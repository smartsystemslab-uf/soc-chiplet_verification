==> flow/design.v <==
module Uart_core #(
    parameter DATA_WIDTH = 8,
    parameter BAUD_RATE = 115200,
    parameter CLOCK_FREQ = 50000000
)(
    input  logic                  clk,
    input  logic                  rst_n,
    input  logic                  uart_rx,
    output logic [DATA_WIDTH-1:0] rx_data,
    output logic                  rx_valid,
    input  logic                  rx_ready,
    output logic                  uart_tx,
    input  logic [DATA_WIDTH-1:0] tx_data,
    input  logic                  tx_valid,
    output logic                  tx_ready
);
    Uart_rx #(
        .DATA_WIDTH(DATA_WIDTH),
        .BAUD_RATE(BAUD_RATE),
        .CLOCK_FREQ(CLOCK_FREQ)
    ) u_rx (
        .clk      (clk),
        .rst_n    (rst_n),
        .rx       (uart_rx),
        .data_out (rx_data),
        .valid    (rx_valid),
        .ready    (rx_ready)
    );
    Uart_tx #(
        .DATA_WIDTH(DATA_WIDTH),
        .BAUD_RATE(BAUD_RATE),
        .CLOCK_FREQ(CLOCK_FREQ)
    ) u_tx (
        .clk      (clk),
        .rst_n    (rst_n),
        .tx       (uart_tx),
        .data_in  (tx_data),
        .valid    (tx_valid),
        .ready    (tx_ready)
    );
endmodule
module Uart_rx #(
    parameter DATA_WIDTH = 8,
    parameter BAUD_RATE  = 9600,
    parameter CLOCK_FREQ = 50_000_000
) (
    input  logic                  clk,
    input  logic                  rst_n,
    input  logic                  rx,
    output logic [DATA_WIDTH-1:0] data_out,
    output logic                  valid,
    input  logic                  ready
);
parameter   STOP_BITS       = 1;
localparam int CYCLES_PER_BIT = (CLOCK_FREQ + BAUD_RATE/2) / BAUD_RATE;  
localparam       COUNT_REG_LEN      = 1+$clog2(CYCLES_PER_BIT);
logic rxd_reg;
logic rxd_reg_0;
logic [DATA_WIDTH-1:0] recieved_data;
logic [COUNT_REG_LEN-1:0] cycle_counter;
logic [3:0] bit_counter;
logic bit_sample;
typedef enum logic [1:0] {
    FSM_IDLE  = 2'd0,
    FSM_START = 2'd1,
    FSM_RECV  = 2'd2,
    FSM_STOP  = 2'd3
} fsm_e;
fsm_e fsm_state;
fsm_e n_fsm_state;
logic next_bit;
logic payload_done;
always_comb begin
    next_bit = (cycle_counter == CYCLES_PER_BIT) ||
               ((fsm_state == FSM_STOP) && (cycle_counter == CYCLES_PER_BIT/2));
    payload_done = (bit_counter == DATA_WIDTH);
    valid = (fsm_state == FSM_STOP && n_fsm_state == FSM_IDLE);
end
always_ff @(posedge clk) begin
    if(!rst_n) begin
        data_out  <= {DATA_WIDTH{1'b0}};
    end else if (fsm_state == FSM_STOP) begin
        data_out  <= recieved_data;
    end
end
always_comb begin : p_n_fsm_state
    case(fsm_state)
    FSM_IDLE : n_fsm_state = rxd_reg      ? FSM_IDLE : FSM_START;
        FSM_START: n_fsm_state = next_bit     ? FSM_RECV : FSM_START;
        FSM_RECV : n_fsm_state = payload_done ? FSM_STOP : FSM_RECV ;
        FSM_STOP : n_fsm_state = next_bit     ? FSM_IDLE : FSM_STOP ;
        default  : n_fsm_state = FSM_IDLE;
    endcase
end
always_ff @(posedge clk) begin : p_recieved_data
    if(!rst_n) begin
        recieved_data <= {DATA_WIDTH{1'b0}};
    end else if(fsm_state == FSM_IDLE             ) begin
        recieved_data <= {DATA_WIDTH{1'b0}};
    end else if(fsm_state == FSM_RECV && next_bit ) begin
        recieved_data[DATA_WIDTH-1] <= bit_sample;
        for (int i = DATA_WIDTH-2; i >= 0; i = i - 1) begin
            recieved_data[i] <= recieved_data[i+1];
        end
    end
end
always_ff @(posedge clk) begin : p_bit_counter
    if(!rst_n) begin
        bit_counter <= 4'b0;
    end else if(fsm_state != FSM_RECV) begin
        bit_counter <= {COUNT_REG_LEN{1'b0}};
    end else if(fsm_state == FSM_RECV && next_bit) begin
        bit_counter <= bit_counter + 1'b1;
    end
end
always_ff @(posedge clk) begin : p_bit_sample
    if(!rst_n) begin
        bit_sample <= 1'b0;
    end else if (cycle_counter == CYCLES_PER_BIT/2) begin
        bit_sample <= rxd_reg;
    end
end
always_ff @(posedge clk) begin : p_cycle_counter
    if(!rst_n) begin
        cycle_counter <= {COUNT_REG_LEN{1'b0}};
    end else if(next_bit) begin
        cycle_counter <= {COUNT_REG_LEN{1'b0}};
    end else if(fsm_state == FSM_START || 
                fsm_state == FSM_RECV  || 
                fsm_state == FSM_STOP   ) begin
        cycle_counter <= cycle_counter + 1'b1;
    end
end
always_ff @(posedge clk) begin : p_fsm_state
    if(!rst_n) begin
        fsm_state <= FSM_IDLE;
    end else begin
        fsm_state <= n_fsm_state;
    end
end
always_ff @(posedge clk) begin : p_rxd_reg
    if(!rst_n) begin
        rxd_reg     <= 1'b1;
        rxd_reg_0   <= 1'b1;
    end else begin
        rxd_reg     <= rxd_reg_0;
        rxd_reg_0   <= rx;
    end
end
endmodule
module Uart_tx #(
    parameter DATA_WIDTH = 8,
    parameter BAUD_RATE  = 9600,
    parameter CLOCK_FREQ = 50_000_000
) (
    input  logic                      clk,
    input  logic                      rst_n,
    output logic                      tx,
    input  logic [DATA_WIDTH-1:0]     data_in,
    input  logic                      valid,
    output logic                      ready
);
localparam int CYCLES_PER_BIT = (CLOCK_FREQ + BAUD_RATE/2) / BAUD_RATE;  
parameter   STOP_BITS       = 1;
localparam       COUNT_REG_LEN      = 1+$clog2(CYCLES_PER_BIT);
logic txd_reg;
logic [DATA_WIDTH-1:0] data_to_send;
logic [COUNT_REG_LEN-1:0] cycle_counter;
logic [3:0] bit_counter;
typedef enum logic [1:0] {
    FSM_IDLE  = 2'd0,
    FSM_START = 2'd1,
    FSM_SEND  = 2'd2,
    FSM_STOP  = 2'd3
} fsm_e;
fsm_e fsm_state;
fsm_e n_fsm_state;
logic next_bit;
logic payload_done;
logic stop_done;
always_comb begin : p_outputs_and_comb
    ready        = (fsm_state == FSM_IDLE);
    tx           = txd_reg;
    next_bit     = (cycle_counter == CYCLES_PER_BIT);
    payload_done = (bit_counter   == DATA_WIDTH);
    stop_done    = (bit_counter   == STOP_BITS) && (fsm_state == FSM_STOP);
end
always_comb begin : p_n_fsm_state
    case(fsm_state)
    FSM_IDLE : n_fsm_state = valid         ? FSM_START: FSM_IDLE ;
        FSM_START: n_fsm_state = next_bit     ? FSM_SEND : FSM_START;
        FSM_SEND : n_fsm_state = payload_done ? FSM_STOP : FSM_SEND ;
        FSM_STOP : n_fsm_state = stop_done    ? FSM_IDLE : FSM_STOP ;
        default  : n_fsm_state = FSM_IDLE;
    endcase
end
always_ff @(posedge clk) begin : p_data_to_send
    if(!rst_n) begin
        data_to_send <= {DATA_WIDTH{1'b0}};
    end else if(fsm_state == FSM_IDLE && valid) begin
        data_to_send <= data_in;
    end else if(fsm_state       == FSM_SEND       && next_bit ) begin
        for (int i = DATA_WIDTH-2; i >= 0; i = i - 1) begin
            data_to_send[i] <= data_to_send[i+1];
        end
    end
end
always_ff @(posedge clk) begin : p_bit_counter
    if(!rst_n) begin
        bit_counter <= 4'b0;
    end else if(fsm_state != FSM_SEND && fsm_state != FSM_STOP) begin
        bit_counter <= {COUNT_REG_LEN{1'b0}};
    end else if(fsm_state == FSM_SEND && n_fsm_state == FSM_STOP) begin
        bit_counter <= {COUNT_REG_LEN{1'b0}};
    end else if(fsm_state == FSM_STOP&& next_bit) begin
        bit_counter <= bit_counter + 1'b1;
    end else if(fsm_state == FSM_SEND && next_bit) begin
        bit_counter <= bit_counter + 1'b1;
    end
end
always_ff @(posedge clk) begin : p_cycle_counter
    if(!rst_n) begin
        cycle_counter <= {COUNT_REG_LEN{1'b0}};
    end else if(next_bit) begin
        cycle_counter <= {COUNT_REG_LEN{1'b0}};
    end else if(fsm_state == FSM_START || 
                fsm_state == FSM_SEND  || 
                fsm_state == FSM_STOP   ) begin
        cycle_counter <= cycle_counter + 1'b1;
    end
end
always_ff @(posedge clk) begin : p_fsm_state
    if(!rst_n) begin
        fsm_state <= FSM_IDLE;
    end else begin
        fsm_state <= n_fsm_state;
    end
end
always_ff @(posedge clk) begin : p_txd_reg
    if(!rst_n) begin
        txd_reg <= 1'b1;
    end else if(fsm_state == FSM_IDLE) begin
        txd_reg <= 1'b1;
    end else if(fsm_state == FSM_START) begin
        txd_reg <= 1'b0;
    end else if(fsm_state == FSM_SEND) begin
        txd_reg <= data_to_send[0];
    end else if(fsm_state == FSM_STOP) begin
        txd_reg <= 1'b1;
    end
end
endmodule
# From RTL to reports: Uart_core
# What the tools print for Uart_core, step after step.
# Lines are those of the file above, counted from 1.
# Operators: Yosys type, input widths -> output width; for muxes data width and select width s.
# Cell names lack the library's common part.
# Not given: --
# inputs
top	Uart_core
clock_port	clk
library	sky130hd
lib_corner	tt_025C_1v80

# Elaborated design
# Counts by Yosys on the flattened word-level netlist (proc, flatten, opt, wreduce; memories kept). Register bits leave out memories and registers merged into their read ports (data or address). Print and check cells are left out. Cells with the same type and inputs are merged into one.
# word_totals
reg_bits	60
latchBits	0
ramBits	0
rom_bits	0
clocked_rd_ports_x_width	0
memories	0
in_bits	13
output_inout_bits	11
wordCells	97
# op_classes
add_sub_neg	4
n_mul	0
div_mod_pow	0
n_cmp	0
n_eq	16
shifts	0
muxes	29
logic	1
reduce_logical	26
# ops
op	n
$mux 1	21
$add 10x1->10 const B	2
$eq 10x9->1 const B	2
$pmux 2 s4	2
$eq 10x8->1 const B	1
$eq 2x2->1 const B	5
$reduce_or 2->1	5
$logic_and 1x1->1	9
$add 4x1->4 const B	2
$eq 4x4->1 const B	2
$mux 4	2
$mux 2	4
$ne 2x2->1 const B	3
$logic_not 2->1	3
$logic_or 1x1->1	5
$eq 2x1->1 const B	2
$reduce_bool 2->1	2
$eq 4x1->1 const B	1
$reduce_bool 3->1	1
$reduce_or 3->1	1
$not 1->1	1

# Depth
# Yosys ltp: most cells in a row. Word level: on the elaborated netlist, between registers, memories and ports. Mapped: between sequential cells and ports; inverters and the memories' decode and read muxes count.
# logic_depth
depth_word	7
ABC_AREA	0
mapped_depth	7
mapped_depth_nobuf	6

# After synthesis
# The flow's flattened synthesis, as Yosys stat reports it; memories are mapped. The netlist is that of the ABC_AREA named above (0 if unset); the other value can give another one.
# types
cell	n	type_area_um2
dfxtp_1	64	1.28E+03
mux2i_1	31	310.298
ha_1	10	125.12
nand2_1	30	112.608
nor2_1	29	108.854
xor2_1	12	105.101
nor2b_1	13	81.328
nand3_1	15	75.072
nand4_1	10	62.56
a21oi_1	11	55.053
o21ai_0	11	55.053
inv_1	13	48.797
xnor2_1	5	43.792
clkbuf_1	9	33.782
and2_1	4	25.024
and4bb_2	2	25.024
nand2b_1	4	25.024
a21boi_0	3	22.522
# Other cell types: 23; their cells: 34.
# mapped
stdcells	310
yosys_area_um2	2876.5
seq_area_um2	1281.2
ffs	64
buffers	10
# The figures by module come from a second, unflattened synthesis with its own total; it is not the netlist above.
# hier_totals
hier_cells	308
hier_area_um2	2919.0
# Rows give one instance, submodules left out.
# modules
mod	n_inst	n_cells	area_um2	seq_area_um2
Uart_rx	1	168	1630.3	740.7
Uart_tx	1	140	1288.7	540.5
Uart_core	1	0	0.0	0.0

# Path before layout
# OpenSTA on the mapped netlist: ideal clock, no wires. The path of least setup slack (recovery checks aside). Input and output delay are each 20% of the period. Register names are those of the netlist, which keeps one name where synthesis merged equal registers.
# synth_timing
path_kind	register to output
start	register u_rx.cycle_counter[0]
end	output port rx_valid
period_ps	3340
out_delay_ps	668
arrival_time_ps	1261
path_slack_ps	1411
delay_ps	1261
stages	6
synth_period_reached_ps	1929
# "delay_ps" is the arrival time less input delay plus setup time.
# A path that ends at an output port has no setup time.
# "stages" counts driving pins, that of a launching flip-flop among them; a cell with two outputs on the path counts twice.
# "synth_period_reached_ps" = period - worst setup slack (recovery checks aside). The figure is calculated, with input and output delays left at 20% of the set period.
# Between the ends stands the longest chain of elaborated cells between them, by number of cells; it is not shown to be the way that was timed. Of several equally long chains one is given.
# A line is the first line of the expression or statement that the cell stems from. Yosys adds cells for indexed reads and writes and turns some case tables into memories.
# At most two assigning lines are given for a register; there are more.
# synth_via
cell_sequence	dfxtp_1 -> ha_1 -> and4bb_2 -> nand4_1 -> nand2_1 -> and3_1
elab_chain_len	7
cone_cells	9
# synth_rtl
element	line	text
start: declaration	60	logic [COUNT_REG_LEN-1:0] cycle_counter;
start: assignment	125	cycle_counter <= {COUNT_REG_LEN{1'b0}};
start: assignment	131	cycle_counter <= cycle_counter + 1'b1;
$eq 10x8->1	75	((fsm_state == FSM_STOP) && (cycle_counter == CYCLES_PER_BIT/2));
$logic_and 1x1->1	75
$logic_or 1x1->1	74	next_bit = (cycle_counter == CYCLES_PER_BIT) ||
$mux 2	91	FSM_STOP : n_fsm_state = next_bit     ? FSM_IDLE : FSM_STOP ;
$pmux 2 s4	87	case(fsm_state)
$logic_not 2->1	77	valid = (fsm_state == FSM_STOP && n_fsm_state == FSM_IDLE);
$logic_and 1x1->1	77
end: declaration	10	output logic                  rx_valid,

# Path in the finished layout
# Path of least setup slack in the final report of stored run 1 (OpenROAD, finished layout, wires in). Where an end is a register, its clock arrival counts in the times.
# The report prints the path's times to 10 ps; the period is as set.
# layout_timing
path_kind	register to output
start	register u_rx.cycle_counter[1]
end	output port rx_valid
period_ps	1540
out_delay_ps	310
arrival_time_ps	1580
path_slack_ps	-350
stages	8
# Between the ends stands the longest chain of elaborated cells between them, by number of cells; it is not shown to be the way that was timed. Of several equally long chains one is given.
# At most two assigning lines are given for a register; there are more.
# layout_via
cell_sequence	dfxtp_2 -> inv_2 -> ha_4 -> and4bb_2 -> nand4_1 -> nand2_1 -> and3_4 -> buf_6
elab_chain_len	7
cone_cells	9
# layout_rtl
element	line	text
start: declaration	60	logic [COUNT_REG_LEN-1:0] cycle_counter;
start: assignment	125	cycle_counter <= {COUNT_REG_LEN{1'b0}};
start: assignment	131	cycle_counter <= cycle_counter + 1'b1;
$eq 10x8->1	75	((fsm_state == FSM_STOP) && (cycle_counter == CYCLES_PER_BIT/2));
$logic_and 1x1->1	75
$logic_or 1x1->1	74	next_bit = (cycle_counter == CYCLES_PER_BIT) ||
$mux 2	91	FSM_STOP : n_fsm_state = next_bit     ? FSM_IDLE : FSM_STOP ;
$pmux 2 s4	87	case(fsm_state)
$logic_not 2->1	77	valid = (fsm_state == FSM_STOP && n_fsm_state == FSM_IDLE);
$logic_and 1x1->1	77
end: declaration	10	output logic                  rx_valid,

# 2 stored runs of Uart_core in the flow (synthesis by Yosys, layout by OpenROAD, sky130hd cells), in arbitrary order. Constraints: input delay and output delay 20% of the set period each, output load 0.01 pF.
# "timing.achieved_period_ps" is the run's clock period less its worst setup slack. It is reckoned from that one timing run; input and output delays stay at 20% of the period that was set.
# "worst_path_time_ps" = time allowed to the worst setup path (clock period - input delay - output delay, where it has them) - its slack; a late launch clock adds to it, a late capture clock takes from it.
# "power_w" rests on the timing tool's default activity at the inputs, not on a simulated workload.
# "worst_path_time_ps" is known to 10 ps.
# Settings: -- = not set for that run.
stored run	period_ns	CORE_UTILIZATION	SETUP_SLACK_MARGIN	CORE_ASPECT_RATIO	CELL_PAD_IN_SITES_GLOBAL_PLACEMENT	CTS_CLUSTER_SIZE	CAP_MARGIN	CORE_MARGIN	SLEW_MARGIN	PLACE_DENSITY_LB_ADDON	TNS_END_PERCENT	ABC_AREA	GPL_TIMING_DRIVEN	CTS_CLUSTER_DIAMETER	fin_util_pct	design_die_area_um2	power_w	worst_path_time_ps	critical_path_kind	ys_area_um2	finalCellArea_um2	tns_ps	holdWs_ps	timing.achieved_period_ps	ws_setup_ps
stored run 1	1.54	20	0.16	1.64	2	70	20	2	20	--	--	--	--	--	31.2	15386.9	0.004639	1580	register to output	2876.5	4416.7	-5697	406	1892	-352
stored run 2	1.25	63	0.14	0.79	--	28	10	2	20	0.01	55	0	1	86	95.8	5126.4	0.004208	1770	register to output	2876.5	4129.0	-20558	451	2017	-767
